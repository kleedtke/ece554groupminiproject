==> flow/design.v <==
module tpumac
 #(parameter BITS_AB=8,
   parameter BITS_C=16)
  (
   input clk, rst_n, WrEn, en,
   input signed [BITS_AB-1:0] Ain,
   input signed [BITS_AB-1:0] Bin,
   input signed [BITS_C-1:0] Cin,
   output reg signed [BITS_AB-1:0] Aout,
   output reg signed [BITS_AB-1:0] Bout,
   output reg signed [BITS_C-1:0] Cout
  );
    logic signed [BITS_C-1:0] AB_mult, Cin_reg;
    always_ff @ (posedge clk or negedge rst_n) begin
        if (!rst_n) begin
            Aout <= {BITS_AB{1'b0}};
            Bout <= {BITS_AB{1'b0}};
            Cout <= {BITS_C{1'b0}};
        end
        else begin
            if (en) begin
                Aout <= Ain;
                Bout <= Bin;
                Cout <= Cin_reg;
            end
            else if (WrEn) begin
                Cout <= Cin_reg;
            end
        end
    end
    assign AB_mult = Ain*Bin;
    assign Cin_reg = (WrEn) ? Cin : (AB_mult+Cout);
endmodule
* Step by step through the tools: tpumac
The steps from the RTL of tpumac to its reports follow in flow order. Line numbers count from 1 in the design file above. Operators carry their Yosys type and port widths (W data, S select, Z words). Cell names lack the library's common part. The mark n/a stands for no value.
Set-up: design top tpumac, clock clk, library sky130hd, library corner tt_025C_1v80

* Word-level counts
Source: Yosys, flattened and elaborated, memories not mapped. Widths are those after wreduce. Registers that Yosys merges into a memory's read port (data or address) are not register bits. Print and check cells do not count. Equal cells are merged and count once.
Bit counts: register bits after elaboration 32, output and inout port bits 32, input port bits 36, cells after elaboration 9
Operators by class: $mul 1, reductions and logical operators 1, muxes and demuxes 3, add/sub/neg operators 1
Operators by type and width (number):
- $mul A8 B8 Y16 | 1
- $mux W16 | 3
- $add A16 B16 Y16 | 1
- $reduce_bool A2 Y1 | 1

* Depth
Longest topological path by Yosys (ltp), each cell counted once; first at word level (registers and memories cut), then after technology mapping (sequential cells cut; the memories' decode and read muxes count).
Logic depth: depth in word-level cells 5, ABC_AREA 0, depth in mapped cells 18, gate-level depth less buffers 18

* Synthesis result
The flow's flattened synthesis, as Yosys stat reports it; memories are mapped. The netlist is that of the ABC_AREA named above (0 if unset); the other value can give another one. The area totals of this step are shown rounded.
Cell types:
- fa_1 | number 71, total area 1.42E+03 um2
- dfrtp_1 | number 32, total area 800.768 um2
- ha_1 | number 37, total area 462.944 um2
- inv_1 | number 71, total area 266.506 um2
- and2_1 | number 32, total area 200.192 um2
- mux2_2 | number 16, total area 180.173 um2
- xnor2_1 | number 19, total area 166.41 um2
- nand2_1 | number 38, total area 142.637 um2
- mux2i_1 | number 12, total area 120.115 um2
- o21ai_0 | number 16, total area 80.077 um2
- nor2_1 | number 12, total area 45.043 um2
- a21oi_1 | number 7, total area 35.034 um2
- clkbuf_1 | number 9, total area 33.782 um2
- a21o_1 | number 4, total area 30.029 um2
- o21bai_1 | number 3, total area 22.522 um2
- a22oi_1 | number 2, total area 15.014 um2
- o211ai_1 | number 2, total area 15.014 um2
- a31oi_1 | number 2, total area 12.512 um2
Other cell types: 13; their cells: 17.
Synthesis totals: cell area after synthesis 4170 um2, cell count 402, buffers 11, mapped flip-flops 32

* Worst setup path after synthesis
OpenSTA on the mapped netlist: ideal clock, no wires. The path of least setup slack (recovery checks aside). Input and output delay are each 20% of the period. Register names are those of the netlist, which keeps one name where synthesis merged equal registers.
Path post-synthesis: path kind input-to-reg, from in Bin[0], to reg Cout[14], path buffers 1, input delay 1.150 ns, launch time at the first pin 1.150 ns, path slack 0.129 ns, period 5.75 ns, path delay 4.471 ns, stages 15, data arrival time 5.498 ns, synthesis period reached 5.621 ns
"path delay" is the arrival time less input delay plus setup time. "stages": output pins that drive a net of the path, with the launching flip-flop's if there is one; two outputs of one cell count as two. "synthesis period reached" = period - worst setup slack (recovery checks aside). The figure is calculated, with input and output delays left at 20% of the set period. Between the ends stands the longest chain of elaborated cells between them, by number of cells; it is not shown to be the way that was timed. Of several equally long chains one is given. A line is the first line of the expression or statement that the cell stems from. Yosys adds cells for indexed reads and writes and turns some case tables into memories. At most two assigning lines are given for a register; there are more.
Between the ends, post-synthesis: cell sequence clkbuf_1 -> and2_1 -> inv_1 -> fa_1 -> inv_1 -> fa_1 -> fa_1 -> fa_1 -> fa_1 -> ha_1 -> a21oi_2 -> o211ai_2 -> a31oi_1 -> xnor2_1 -> o221a_1, length of the longest elaborated chain 5, elaborated cells on any way between the ends 5
RTL lines, path post-synthesis:
- from (decl) | RTL line 7 | input signed [BITS_AB-1:0] Bin,
- $mul A8 B8 Y16 | RTL line 31 | assign AB_mult = Ain*Bin;
- $add A16 B16 Y16 | RTL line 32 | assign Cin_reg = (WrEn) ? Cin : (AB_mult+Cout);
- $mux W16 | RTL line 32
- $mux W16 | RTL line 26 | else if (WrEn) begin
- $mux W16 | RTL line 21 | if (en) begin
- to (assign) | RTL line 24 | Cout <= Cin_reg;
- to (assign) | RTL line 27 | Cout <= Cin_reg;
- to (decl) | RTL line 11 | output reg signed [BITS_C-1:0] Cout

* Path in the finished layout
Path of least setup slack in the final report of entry A (OpenROAD, finished layout, wires in). Where an end is a register, its clock arrival counts in the times.
Path after layout: path kind input-to-reg, from in Bin[0], to reg Cout[13], launch time at the first pin 2.06 ns, period 10.3 ns, path slack 3.35 ns, path buffers 1, stages 16, data arrival time 7.10 ns, input delay 2.06 ns
Between the ends stands the longest chain of elaborated cells between them, by number of cells; it is not shown to be the way that was timed. Of several equally long chains one is given. At most two assigning lines are given for a register; there are more.
Between the ends, after layout: cell sequence clkdlybuf4s50_1 -> and2_4 -> inv_1 -> fa_1 -> inv_1 -> fa_1 -> fa_1 -> fa_1 -> fa_1 -> ha_1 -> o21ai_0 -> o21bai_1 -> o211ai_1 -> a21oi_1 -> xnor2_1 -> o21ai_0, length of the longest elaborated chain 5, elaborated cells on any way between the ends 5
RTL lines, path after layout:
- from (decl) | RTL line 7 | input signed [BITS_AB-1:0] Bin,
- $mul A8 B8 Y16 | RTL line 31 | assign AB_mult = Ain*Bin;
- $add A16 B16 Y16 | RTL line 32 | assign Cin_reg = (WrEn) ? Cin : (AB_mult+Cout);
- $mux W16 | RTL line 32
- $mux W16 | RTL line 26 | else if (WrEn) begin
- $mux W16 | RTL line 21 | if (en) begin
- to (assign) | RTL line 24 | Cout <= Cin_reg;
- to (assign) | RTL line 27 | Cout <= Cin_reg;
- to (decl) | RTL line 11 | output reg signed [BITS_C-1:0] Cout

Ticket comment

Measured data: module tpumac, platform sky130hd, 2 stored runs of the flow under differing settings, order arbitrary. Input and output delays are each 20% of the period that was set; the output load is 0.01 pF.
"period achieved" means the clock period less the worst setup slack. The figure is calculated, with input and output delays left at 20% of the set period.
By "allowed time less slack (worst setup path)" is meant the share of the clock period that the worst setup path is allowed (20% is reserved at inputs, 20% at outputs), minus its slack. Clock arrival times at its registers enter into it.
Measured values are rounded.

* Entry A | settings: period_ns 10.3; CORE_UTILIZATION 17; SETUP_SLACK_MARGIN 2.87; PLACE_DENSITY 0.64; CELL_PAD_IN_SITES_DETAIL_PLACEMENT 1; TNS_END_PERCENT 15; CTS_CLUSTER_DIAMETER 277; CAP_MARGIN 40; MIN_ROUTING_LAYER met2; MAX_ROUTING_LAYER met5; CORE_MARGIN 2; SLEW_MARGIN 20 | results: post-synthesis cell area 4170 um2; die footprint 25800 um2; standard-cell area after layout 5430 um2; lowest setup slack 3.35 ns; total negative setup slack 0.000 ns; worst hold slack in the final report 0.504 ns; period achieved 6.948 ns; allowed time less slack (worst setup path) 4.89 ns; type of the worst setup path input-to-reg
* Entry B | settings: period_ns 4.09; CAP_MARGIN 20; CORE_MARGIN 2; CORE_UTILIZATION 40; SLEW_MARGIN 20 | results: post-synthesis cell area 4170 um2; die footprint 11300 um2; standard-cell area after layout 5930 um2; lowest setup slack -0.574 ns; total negative setup slack -3.95 ns; worst hold slack in the final report 0.505 ns; period achieved 4.664 ns; allowed time less slack (worst setup path) 3.85 ns; type of the worst setup path input-to-reg
